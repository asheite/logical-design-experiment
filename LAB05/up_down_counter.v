==> flow/design.v <==
module up_down_counter( count, clk, reset, control );
 output reg [7:0] count;
 input  clk, reset, control;
 reg crtl;
 always @(posedge clk) begin
    crtl = control;
 end
always @( negedge clk or posedge reset )
 begin
  if ( reset ) begin
  count <= 0;
  end
 else if ( crtl == 1 ) begin
  count <= count + 1;
  end
 else begin
  count <= count - 1;
  end
 end
endmodule
* Step by step through the tools: up_down_counter
What the tools print for up_down_counter, step after step. Lines are those of the file above, counted from 1. Operators carry their Yosys type and port widths (W data, S select, Z words). Cell names lack the library's common part. Not given: n/a
Inputs: design top up_down_counter, clock clk, standard-cell library sky130hd, timing corner tt_025C_1v80

* After elaboration
Counts by Yosys on the flattened word-level netlist (proc, flatten, opt, wreduce; memories kept). Register bits leave out memories and registers merged into their read ports (data or address); mux counts leave out enables and synchronous resets folded into registers. Print and check cells are left out. Cells with the same type and inputs are merged into one.
Cells by class: add/subtract/negate cells 2, mux-type cells 1
Operator list (count):
- $add A8 B1 Y8 const B | 1
- $sub A8 B1 Y8 const B | 1
- $mux W8 | 1
Bit counts: register bits 9, input bits 3

* Longest topological paths
Yosys ltp: most cells in a row. Word level: on the elaborated netlist, between registers, memories and ports. Mapped: between sequential cells and ports; inverters and the memories' decode and read muxes count.
Depth: word-level depth 2, ABC_AREA 0, mapped depth 6, mapped depth without buffers 6

* Netlist
Source: synth_stat.txt of the flow (Yosys; design flattened, memories mapped). It holds for the ABC_AREA given above (unset counts as 0); a run with the other value may have another netlist. The area totals of this step are shown rounded.
Cells by type (count):
- dfrtn_1 | 8
- ha_1 | 6
- xnor2_1 | 5
- a21oi_1 | 5
- dfxtp_1 | 1
- fa_1 | 1
- a41oi_2 | 1
- inv_1 | 4
- a211oi_2 | 1
- nand2_1 | 3
- nor2_1 | 3
- o21ai_0 | 2
- xor2_1 | 1
- a211oi_1 | 1
- a21o_1 | 1
- o211ai_1 | 1
- o21bai_1 | 1
- nor2b_1 | 1
Mapped netlist: mapped cells 46, mapped area 505 um^2, flip-flops 9

Lab notebook: up_down_counter

Below are 2 stored runs of the flow (Yosys, OpenROAD; platform sky130hd) on up_down_counter, each with its settings and what was measured, unordered. Constraints: input delay and output delay 20% of the set period each, output load 0.01 pF.
"power" rests on the timing tool's default activity at the inputs, not on a simulated workload.
Measured values are rounded.
[entry A] settings: period_ns=3.27, CORE_UTILIZATION=29, PLACE_DENSITY_LB_ADDON=0.06, CORE_ASPECT_RATIO=1.14, CELL_PAD_IN_SITES_GLOBAL_PLACEMENT=3, CELL_PAD_IN_SITES_DETAIL_PLACEMENT=0, GPL_ROUTABILITY_DRIVEN=0, CAP_MARGIN=20, SLEW_MARGIN=30, MIN_ROUTING_LAYER=met1, MAX_ROUTING_LAYER=met4, CORE_MARGIN=2
[entry A] result: chip area after synthesis (Yosys) 505 um^2, die area 2090 um^2, standard-cell area of the final layout 703 um^2, utilization 41.8%, worst setup slack after layout 0.036 ns, total negative slack 0.000 ns, worst hold slack 0.456 ns, power 0.000716 W
[entry B] settings: period_ns=3.82, CORE_UTILIZATION=64, CAP_MARGIN=20, CORE_MARGIN=2, SLEW_MARGIN=20
[entry B] result: did not finish, floorplanning stopped with PDN-0185
