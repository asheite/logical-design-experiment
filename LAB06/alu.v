==> flow/design.v <==
module alu( clk, sel, a, b, c, result );
 input clk;
 input [2:0] sel;
 input [3:0] a, b, c;
 output reg [4:0] result;
 always @( posedge clk ) begin
  if ( sel == 3'b000 ) begin
   if ( a > b && a > c ) begin
    result = a;
   end
   else if ( b > a && b > c ) begin
    result = b;
   end
   else begin
    result = c;
   end
  end
  else if ( sel == 3'b001 ) begin
   result = a + b;
  end
  else if ( sel == 3'b010 ) begin
   result = a - b;
  end
  else if ( sel == 3'b011 ) begin
   result = a / b;
  end
  else if ( sel == 3'b100 ) begin
   result = a % b;
  end
  else if ( sel == 3'b101 ) begin
   result = a << 1;
  end
  else if ( sel == 3'b110 ) begin
   result = a >> 1;
  end
  else if ( sel == 3'b111 ) begin
   if ( a > b ) begin
    result = 5'b00001;
   end
   else begin
    result = 5'b0;
   end
  end
 end
endmodule
; ---- From RTL to reports: alu
; Tool output for the design above, in the order of the flow.
; Lines are those of the file above, counted from 1.
; Operators: Yosys type, input widths -> output width; for muxes data width and select width s.
; Library cell names are shortened.
; A cell with n/a has no value.
[setup]
design = alu
clock = clk
library = sky130hd
corner = tt_025C_1v80

; ---- Elaborated design
; Source: Yosys, flattened and elaborated, memories not mapped. Widths are those after wreduce. Registers that Yosys merges into a memory's read port (data or address) are not register bits. Print and check cells do not count. Equal cells are merged and count once.
[classes]
n_addsub = 2
n_div = 2
n_cmp = 4
n_eq = 7
mux = 11
n_reduce_logical = 4
[ops]
columns = cell, count
row1 = $mux 5, 8
row2 = $div 4x4->5, 1
row3 = $mod 4x4->5, 1
row4 = $gt 4x4->1, 4
row5 = $eq 3x3->1 const B, 4
row6 = $reduce_bool 8->1, 1
row7 = $mux 4, 2
row8 = $eq 3x2->1 const B, 2
row9 = $add 4x4->5, 1
row10 = $sub 4x4->5, 1
row11 = $eq 3x1->1 const B, 1
row12 = $logic_not 3->1, 1
row13 = $logic_and 1x1->1, 2
row14 = $mux 1, 1
[bits]
register_bits = 5
output_inout_bits = 5
elab_cells = 31

; ---- Logic depth
; Longest topological path by Yosys (ltp), each cell counted once; first at word level (registers and memories cut), then after technology mapping (sequential cells cut; the memories' decode and read muxes count).
[depth]
ltp_word = 10
ABC_AREA = 0
depth_mapped = 29
mapped_depth_nobuf = 29

; ---- Mapped cells and area
; Yosys stat after the flow's synthesis: flattened, memories mapped to cells. It holds for the ABC_AREA given above (unset counts as 0); a run with the other value may have another netlist.
; The area totals of this step are shown rounded.
[by_type]
columns = type, count, type_area_um2
row1 = ha_1, 32, 400.384
row2 = edfxtp_1, 5, 150.144
row3 = inv_1, 24, 90.086
row4 = nor2_1, 20, 75.072
row5 = nor2b_1, 12, 75.072
row6 = nand2_1, 19, 71.318
row7 = o21ai_0, 14, 70.067
row8 = a21oi_1, 12, 60.058
row9 = fa_1, 3, 60.058
row10 = nand3_1, 11, 55.053
row11 = o211ai_1, 6, 45.043
row12 = o21a_1, 6, 45.043
row13 = a311oi_1, 5, 43.792
row14 = mux2i_1, 4, 40.038
row15 = nor3_1, 7, 35.034
row16 = a31oi_1, 5, 31.28
row17 = xnor2_1, 3, 26.275
row18 = nand4_1, 4, 25.024
; Other cell types: 43; their cells: 64.
[mapped]
cell_count = 256
yosys_area_mm2 = 0.0019
seqArea_mm2 = 0.00015
flip_flops = 5
buf_cells = 8

; ---- Path before layout
; Source: OpenSTA report_checks on the synthesized netlist (no wires, ideal clock, input and output delay 20% of the period each), path of least setup slack; recovery checks are left aside. Register names are those of the netlist, which keeps one name where synthesis merged equal registers.
[synth_path]
kind = input -> register
from = in b[0]
to = reg result[2]
period_ns = 6.7
setup_time_ns = 0.152
t_first_pin_ns = 1.340
arrival_time_ns = 6.589
required_ns = 6.548
setup_slack_ns = -0.040
delay_ns = 5.401
driving_pins = 28
period_less_setup_slack_ns = 6.74
; "delay_ns" is the arrival time less input delay plus setup time.
; "driving_pins": output pins that drive a net of the path, with the launching flip-flop's if there is one; two outputs of one cell count as two.
; "period_less_setup_slack_ns" is the clock period less the worst setup slack; recovery checks do not enter. This is arithmetic on one report: input and output delays are still those of the set period (20% each).
; Between the ends stands the longest chain of elaborated cells between them, by number of cells; it is not shown to be the way that was timed. Of several equally long chains one is given.
; Each line given opens the expression or statement behind the cell; cells for indexed reads and writes are added by Yosys, which also makes memories of some case tables.
; At most two assigning lines are given for a register; there are more.
[synth_between]
cell_sequence = inv_1 -> ha_1 -> or2_1 -> nand4_1 -> inv_1 -> ha_1 -> nor2b_1 -> o211ai_1 -> nand2_1 -> ha_1 -> nor4bb_1 -> o31a_2 -> o21ai_4 -> mux2i_1 -> ha_1 -> nor2b_1 -> o31a_1 -> nor2_1 -> inv_1 -> a21oi_1 -> ha_1 -> nor2b_1 -> o21ai_0 -> nand3b_1 -> a21o_1 -> a21oi_4 -> mux2_4 -> a31oi_1
elab_chain_len = 6
cells_between = 16
classes_between = add/sub (2); div (2); compare (3); mux (7); reduce/logical (2)
[synth_rtl]
columns = element, line
row1 = start: declaration, 4  ; input [3:0] a, b, c;
row2 = $mod 4x4->5, 28  ; result = a % b;
row3 = $mux 5, 27  ; else if ( sel == 3'b100 ) begin
row4 = $mux 5, 24  ; else if ( sel == 3'b011 ) begin
row5 = $mux 5, 21  ; else if ( sel == 3'b010 ) begin
row6 = $mux 5, 18  ; else if ( sel == 3'b001 ) begin
row7 = $mux 5, 7  ; if ( sel == 3'b000 ) begin
row8 = end: assignment, 9  ; result = a;
row9 = end: assignment, 12  ; result = b;
row10 = end: declaration, 5  ; output reg [4:0] result;

; ---- Timing after layout
; From the final timing report of run 1: the path of least setup slack in the routed layout; clock arrival at registers is part of the times.
[layout_path]
kind = input -> register
from = in b[0]
to = reg result[2]
period_ns = 6.69
setup_time_ns = 0.15
t_first_pin_ns = 1.34
arrival_time_ns = 6.63
required_ns = 6.76
setup_slack_ns = 0.12
driving_pins = 32
; Between the ends stands the longest chain of elaborated cells between them, by number of cells; it is not shown to be the way that was timed. Of several equally long chains one is given.
; At most two assigning lines are given for a register; there are more.
[layout_between]
cell_sequence = buf_8 -> inv_8 -> ha_4 -> or2_1 -> nand4_1 -> buf_4 -> buf_4 -> buf_4 -> buf_4 -> buf_4 -> buf_4 -> buf_4 -> a22o_4 -> nor2_4 -> ha_4 -> o31a_4 -> o21ai_4 -> mux2i_2 -> ha_1 -> nor2b_4 -> o31a_1 -> buf_4 -> nor3_2 -> a21oi_2 -> ha_1 -> nor2b_1 -> o21ai_1 -> nand3b_1 -> a21o_1 -> a21oi_4 -> mux2_4 -> a31oi_1
elab_chain_len = 6
cells_between = 16
classes_between = add/sub (2); div (2); compare (3); mux (7); reduce/logical (2)
[layout_rtl]
columns = element, line
row1 = start: declaration, 4  ; input [3:0] a, b, c;
row2 = $mod 4x4->5, 28  ; result = a % b;
row3 = $mux 5, 27  ; else if ( sel == 3'b100 ) begin
row4 = $mux 5, 24  ; else if ( sel == 3'b011 ) begin
row5 = $mux 5, 21  ; else if ( sel == 3'b010 ) begin
row6 = $mux 5, 18  ; else if ( sel == 3'b001 ) begin
row7 = $mux 5, 7  ; if ( sel == 3'b000 ) begin
row8 = end: assignment, 9  ; result = a;
row9 = end: assignment, 12  ; result = b;
row10 = end: declaration, 5  ; output reg [4:0] result;

## Implementation results

Below are 2 stored runs of the flow (Yosys, OpenROAD; platform sky130hd) on alu, each with its settings and what was measured, unordered. Constraints: input delay and output delay 20% of the set period each, output load 0.01 pF.
By "total_power_w" is meant OpenSTA's value without simulated activity: inputs other than the clock are taken to toggle once in ten clock periods, and the tool carries that through the logic.
The measured numbers are rounded.

# run 1
==> flow/run.sh <==
#!/bin/bash
# the make line also repeats the synthesis and layout settings of config.mk as NAME=value (left out here)
make -C /OpenROAD-flow-scripts/flow DESIGN_CONFIG=/design/flow/config.mk WORK_HOME=/design/flow/orfs CLKGATE_MAP_FILE= finish
==> flow/config.mk <==
export PLATFORM = sky130hd
export DESIGN_NAME = alu
export DESIGN_NICKNAME = alu
export VERILOG_FILES = /design/flow/design.v
export SDC_FILE = /design/flow/constraint.sdc
export NUM_CORES = 4
export LEC_CHECK = 0
export CAP_MARGIN = 20
export CORE_ASPECT_RATIO = 1.45
export CORE_MARGIN = 9
export CORE_UTILIZATION = 38
export CTS_CLUSTER_SIZE = 13
export GPL_ROUTABILITY_DRIVEN = 1
export MAX_ROUTING_LAYER = met5
export PLACE_DENSITY_LB_ADDON = 0.23
export SLEW_MARGIN = 20
==> flow/constraint.sdc <==
create_clock -name core_clock -period 6.69 [get_ports {clk}]
set_input_delay 1.3380 -clock core_clock [delete_from_list [all_inputs] [get_ports {clk}]]
set_output_delay 1.3380 -clock core_clock [all_outputs]
set_load 0.01 [all_outputs]

==> run 1: results <==
finalUtil_frac=0.62
total_power_w=0.00043
total_negative_slack_ns=0.000
worst_setup_slack_ns=0.12
die_footprint_mm2=0.008
synthesis_area_mm2=0.0019

# run 2
==> flow/run.sh <==
#!/bin/bash
# the make line also repeats the synthesis and layout settings of config.mk as NAME=value (left out here)
make -C /OpenROAD-flow-scripts/flow DESIGN_CONFIG=/design/flow/config.mk WORK_HOME=/design/flow/orfs CLKGATE_MAP_FILE= finish
==> flow/config.mk <==
export PLATFORM = sky130hd
export DESIGN_NAME = alu
export DESIGN_NICKNAME = alu
export VERILOG_FILES = /design/flow/design.v
export SDC_FILE = /design/flow/constraint.sdc
export NUM_CORES = 4
export LEC_CHECK = 0
export CAP_MARGIN = 30
export CELL_PAD_IN_SITES_GLOBAL_PLACEMENT = 2
export CORE_ASPECT_RATIO = 1.9
export CORE_MARGIN = 2
export CORE_UTILIZATION = 38
export CTS_CLUSTER_SIZE = 92
export HOLD_SLACK_MARGIN = 0.3
export MAX_ROUTING_LAYER = met4
export PLACE_DENSITY_LB_ADDON = 0.05
export SLEW_MARGIN = 0
==> flow/constraint.sdc <==
create_clock -name core_clock -period 8.37 [get_ports {clk}]
set_input_delay 1.6740 -clock core_clock [delete_from_list [all_inputs] [get_ports {clk}]]
set_output_delay 1.6740 -clock core_clock [all_outputs]
set_load 0.01 [all_outputs]

==> run 2: results <==
finalUtil_frac=0.47
total_power_w=0.00027
total_negative_slack_ns=0.000
worst_setup_slack_ns=0.45
die_footprint_mm2=0.0056
synthesis_area_mm2=0.0019
